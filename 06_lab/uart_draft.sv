==> flow/design.v <==
module baud_rate_generator  
    #(parameter PRESCALER_WIDTH = 4,
      parameter LIMIT = 11)
    (
        input logic clock,
        input logic reset,
        output logic baud_rate_tick
    );
    logic [PRESCALER_WIDTH-1:0] count;
    always_ff @(posedge clock) begin
        if(reset) begin
            count <= 0;
        end else begin
            if(count == LIMIT-1) begin
                count <= 0;
            end else begin
                count <= count + 1;
            end
        end
    end
    assign baud_rate_tick = (count == LIMIT-1);
endmodule
module uart_fsm #(
    parameter DATA_WIDTH = 8
) (
    input logic clock,
    input logic reset,
    input logic [DATA_WIDTH-1:0] data_in,
    input logic baud_rate_tick,
    input logic tx_start,
    output logic tx,
    output logic tx_done,
    output logic baud_rst  
);
    typedef enum logic [1:0] {  
        IDLE,
        START,
        DATA,
        STOP
    } state_uart_t;
    state_uart_t state, next_state;
    logic [DATA_WIDTH-1:0] b_reg, b_reg_next;
    logic [3:0] n_counter, n_counter_next;  
    logic tx_done_next, tx_reg, tx_reg_next;
    always_ff @(posedge clock) begin
        if (reset) begin
            state <= IDLE;
            b_reg <= 0;
            n_counter <= 0;
            tx_done <= 0;
            tx_reg <= 1;  
        end
        else begin
            state <= next_state;
            b_reg <= b_reg_next;
            n_counter <= n_counter_next;
            tx_done <= tx_done_next;
            tx_reg <= tx_reg_next;
        end
    end
    always_comb begin
        next_state = state;
        b_reg_next = b_reg;
        n_counter_next = n_counter;
        tx_done_next = 0;
        tx_reg_next = tx_reg;
        baud_rst = 1'b0;
        case (state)
            IDLE : begin
                tx_reg_next = 1'b1;
                if(tx_start) begin
                    next_state = START;
                    b_reg_next = data_in;
                    baud_rst = 1'b1;
                end
            end 
            START : begin
                tx_reg_next = 1'b0;
                if (baud_rate_tick) begin
                    next_state = DATA;
                    n_counter_next = 0;
                end
            end
            DATA : begin
                tx_reg_next = b_reg[0];
                if (baud_rate_tick) begin
                    if (n_counter == DATA_WIDTH-1) begin
                        next_state = STOP;
                    end
                    else begin
                        n_counter_next = n_counter + 1;
                        b_reg_next = {1'b0, b_reg[7:1]};
                    end
                end
            end
            STOP : begin
                tx_reg_next = 1'b1;
                if (baud_rate_tick) begin
                    begin
                        next_state = IDLE;
                        tx_done_next = 1'b1;
                    end
                end
            end
        endcase
    end
    assign tx = tx_reg;
endmodule
module transmitter_system(
    input logic clock,
    input logic reset,
    input logic tx_start,
    input logic [7:0] data_in,
    output logic tx,
    output logic tx_done
);
    logic baud_rate_tick;
    logic baud_rst;
    logic local_reset;
    assign local_reset = reset | baud_rst;
    baud_rate_generator #(
        .PRESCALER_WIDTH(15),
        .LIMIT(5209)
    ) baud_rate_generator_inst (
        .clock(clock),
        .reset(local_reset),
        .baud_rate_tick(baud_rate_tick)
    );
    uart_fsm #(
        .DATA_WIDTH(8)
    ) uart_fsm_inst (
        .clock(clock),
        .reset(reset),
        .data_in(data_in),
        .baud_rate_tick(baud_rate_tick),
        .tx_start(tx_start),
        .tx(tx),
        .tx_done(tx_done),
        .baud_rst(baud_rst)
    );
endmodule
module string_transmitter(
    input logic clock,
    input logic reset,
    input logic button,
    output logic tx,
    output logic done
);
    logic [7:0] char_data [13:0];
initial begin
    char_data[0] = 8'h48;  
    char_data[1] = 8'h65;  
    char_data[2] = 8'h6C;  
    char_data[3] = 8'h6C;  
    char_data[4] = 8'h6F;  
    char_data[5] = 8'h20;  
    char_data[6] = 8'h57;  
    char_data[7] = 8'h6F;  
    char_data[8] = 8'h72;  
    char_data[9] = 8'h6C;  
    char_data[10] = 8'h64;  
    char_data[11] = 8'h21;  
    char_data[12] = 8'h0D;  
    char_data[13] = 8'h0A;  
end
typedef enum logic  {  
        IDLE,
        SEND
} state_sender_t;
state_sender_t state, state_next;
logic [3:0] symbol_counter, symbol_counter_next;
logic tx_start, tx_start_next, tx_done;
logic [7:0] symbol, symbol_next;
logic [7:0] done_next;
always_ff @(posedge clock) begin
    if (reset) begin
        state <= IDLE;
        symbol_counter <= 0;
        tx_start <= 0;
        symbol <= 0;
        done <= 0;
    end
    else begin
        state <= state_next;
        symbol_counter <= symbol_counter_next;
        tx_start <= tx_start_next;
        symbol <= symbol_next;
        done <= done_next;
    end
end
endmodule
# Step by step through the tools: transmitter_system
# What the tools print for transmitter_system, step after step.
# Lines are those of the file above, counted from 1.
# The mark n/a stands for no value.
# design
top	transmitter_system
clock_port	clock
library	sky130hd
corner	tt_025C_1v80

# Elaborated design
# Yosys after proc, flatten, opt, wreduce and memory -nomap, before mapping. Memory bits, and registers merged into a memory's read port (data or address), are not among the register bits. Print and check cells are not counted. Equal cells are merged and count once.
# bits
ff_bits	31
inputBits	11
out_inout_bits	2
elab_cells	50
# classes
n_addsub	2
equal	11
muxes	19
n_logic	3
reduce_and_logical	9
# ops
cell	n
2-to-1 mux 8 bit	3
parallel mux 8 bit (select 2 bit)	1
adder 15 x 1 -> 15 bit (second input constant)	1
== test 15 x 13 -> 1 bit (second input constant)	1
2-to-1 mux 4 bit	3
!= test 2 bit (second input constant)	5
2-to-1 mux 2 bit	5
AND reduction 4 bit	2
parallel mux 4 bit (select 2 bit)	1
parallel mux 2 bit (select 4 bit)	1
OR reduction 2 bit	3
OR reduction 3 bit	2
AND reduction 5 bit	1
== test 2 bit (second input constant)	2
adder 4 x 1 -> 4 bit (second input constant)	1
== test 4 x 3 -> 1 bit (second input constant)	1
parallel mux 1 bit (select 2 bit)	2
parallel mux 1 bit (select 3 bit)	1
NOT 1 bit	2
== test 2 x 1 -> 1 bit (second input constant)	1
!= test 2 x 1 -> 1 bit (second input constant)	1
zero test 2 bit	1
2-to-1 mux 1 bit	2
bitwise OR 1 bit	1

# Logic depth
# Longest topological path by Yosys (ltp), each cell counted once; first at word level (registers and memories cut), then after technology mapping (sequential cells cut; the memories' decode and read muxes count).
# logic_depth
depth_word	5
abc_area	0
mapped_depth	7

# Netlist
# Yosys stat after the flow's synthesis: flattened, memories mapped to cells. It holds for the ABC_AREA given above (unset counts as 0); a run with the other value may have another netlist.
# synth_totals
stdcells	197
synth_area_um2	1731.7
seq_area_um2	660.6
ffs	33
buf_cells	7
# types
type	n	type_area_um2
sky130_fd_sc_hd__dfxtp_1	33	660.634
sky130_fd_sc_hd__nand3_1	19	95.091
sky130_fd_sc_hd__mux2_2	7	78.826
sky130_fd_sc_hd__nor2_1	20	75.072
sky130_fd_sc_hd__nand2_1	17	63.811
sky130_fd_sc_hd__a41oi_1	7	61.309
sky130_fd_sc_hd__xor2_1	7	61.309
sky130_fd_sc_hd__xnor2_1	6	52.55
sky130_fd_sc_hd__o21ai_0	10	50.048
sky130_fd_sc_hd__nor4_4	2	42.541
sky130_fd_sc_hd__a21oi_1	8	40.038
sky130_fd_sc_hd__ha_1	3	37.536
sky130_fd_sc_hd__and4_1	4	35.034
sky130_fd_sc_hd__nor4b_1	4	35.034
sky130_fd_sc_hd__nand4_1	5	31.28
sky130_fd_sc_hd__a311oi_1	3	26.275
sky130_fd_sc_hd__inv_1	6	22.522
sky130_fd_sc_hd__a31oi_1	3	18.768
# Other cell types: 23; their cells: 33.
# The figures by module come from a second, unflattened synthesis with its own total; it is not the netlist above.
# unflattened
cells_unflattened	171
area_unflattened_um2	1647.8
# Rows give one instance, submodules left out.
# by_module
module	n_inst	n_cells	area_um2
uart_fsm (DATA_WIDTH=8)	1	90	938.4
baud_rate_generator	1	80	703.2
transmitter_system	1	1	6.3

# Path before layout
# Path of least setup slack by OpenSTA after synthesis, without wires, with an ideal clock, recovery checks aside; 20% of the period is set as input and as output delay. Where synthesis merged equal registers, the netlist keeps one of their names.
# synth_timing
path_kind	reg2reg
from	reg baud_rate_generator_inst.count[0]
to	reg baud_rate_generator_inst.count[13]
period_ns	1.63
setup_ns	0.115
t_arrival_ns	1.612
slack_ns	-0.097
path_delay_ns	1.727
path_stages	8
n_path_buf	1
synth_period_reached_ns	1.727
# "path_delay_ns" is the arrival time less input delay plus setup time.
# "path_stages" counts driving pins, that of a launching flip-flop among them; a cell with two outputs on the path counts twice.
# "synth_period_reached_ns" is the clock period less the worst setup slack; recovery checks do not enter. This is arithmetic on one report: input and output delays are still those of the set period (20% each).
# The rows between start and end are the longest chain of elaborated cells between them; the timing report does not say that the signal goes this way. Where chains are equally long, one stands for them.
# A line is the first line of the expression or statement that the cell stems from. Yosys adds cells for indexed reads and writes and turns some case tables into memories.
# A register here has more assigning lines than the two given.
# synth_via
path_cell_list	sky130_fd_sc_hd__dfxtp_1 > sky130_fd_sc_hd__inv_1 > sky130_fd_sc_hd__ha_1 > sky130_fd_sc_hd__nor4bb_1 > sky130_fd_sc_hd__nand4_1 > sky130_fd_sc_hd__o311ai_1 > sky130_fd_sc_hd__buf_4 > sky130_fd_sc_hd__nor2_1
elab_chain_len	2
cone_cells	3
classes_between	1 x add/sub; 1 x eq/ne; 1 x reduce/logical
# synth_rtl
item	line	text
start: declaration	9	logic [PRESCALER_WIDTH-1:0] count;
start: assignment	12	count <= 0;
start: assignment	17	count <= count + 1;
== test 15 x 13 -> 1 bit	14	if(count == LIMIT-1) begin
OR reduction 2 bit	n/a
end: assignment	15	count <= 0;
end: assignment	17
end: declaration	9

# Worst path after layout
# Path of least setup slack in the final report of run 1 (OpenROAD, finished layout, wires in). Where an end is a register, its clock arrival counts in the times.
# layout_timing
path_kind	reg2reg
from	reg baud_rate_generator_inst.count[11]
to	reg uart_fsm_inst.n_counter[1]
period_ns	1.14
setup_ns	0.09
t_arrival_ns	1.86
slack_ns	-0.53
path_stages	5
n_path_buf	0
# The rows between start and end are the longest chain of elaborated cells between them; the timing report does not say that the signal goes this way. Where chains are equally long, one stands for them.
# A register here has more assigning lines than the two given.
# layout_via
path_cell_list	sky130_fd_sc_hd__dfxtp_2 > sky130_fd_sc_hd__or4b_4 > sky130_fd_sc_hd__nor4_4 > sky130_fd_sc_hd__nand2_1 > sky130_fd_sc_hd__a311oi_1
elab_chain_len	3
cone_cells	7
classes_between	3 x eq/ne; 3 x mux; 1 x reduce/logical
# layout_rtl
item	line	text
start: declaration	9	logic [PRESCALER_WIDTH-1:0] count;
start: assignment	12	count <= 0;
start: assignment	17	count <= count + 1;
== test 15 x 13 -> 1 bit	21	assign baud_rate_tick = (count == LIMIT-1);
2-to-1 mux 4 bit	86	if (baud_rate_tick) begin
parallel mux 4 bit (select 2 bit)	68	case (state)
end: assignment	49	n_counter <= 0;
end: assignment	56	n_counter <= n_counter_next;
end: declaration	43	logic [3:0] n_counter, n_counter_next;

# Stored flow runs of transmitter_system (2 of them; Yosys, OpenROAD, sky130hd). They differ in their settings and are not a sequence. Constraints: input delay and output delay 20% of the set period each, output load 0.01 pF.
# "clock_period_reached_ns" means the clock period less the worst setup slack. The figure is calculated, with input and output delays left at 20% of the set period.
# "timing.worst_path_ns": the worst setup path's part of the clock period (all of it between registers, 20% less for each end at a port) less its slack. A launch clock that arrives late makes it longer, a capture clock that arrives late makes it shorter.
# "totalPower_uw": no workload was simulated; the value follows from the tool's default switching activity.
# Among the settings, n/a means not set for that run.
stored run	period_ns	CAP_MARGIN	CORE_MARGIN	CORE_UTILIZATION	SLEW_MARGIN	PLACE_DENSITY_LB_ADDON	CORE_ASPECT_RATIO	CELL_PAD_IN_SITES_DETAIL_PLACEMENT	ABC_AREA	GPL_TIMING_DRIVEN	CTS_CLUSTER_SIZE	MAX_ROUTING_LAYER	final_stdcell_area_um2	setup_tns_ns	design_die_area_um2	final_hold_ws_ns	clock_period_reached_ns	finalUtil_pct	totalPower_uw	timing.worst_path_ns	worstPathKind	synth_area_um2	final_setup_ws_ns
run 1	1.14	20	2	40	20	n/a	n/a	n/a	n/a	n/a	n/a	n/a	2761.4	-13.453	4871.3	0.534	1.669	67.6	2387	1.67	reg2reg	1731.7	-0.529
run 2	1.07	20	6	36	20	0.1	1.39	1	0	1	83	met4	2766.4	-17.721	6641.3	0.507	1.670	60.5	2612	1.67	reg2reg	1731.7	-0.600
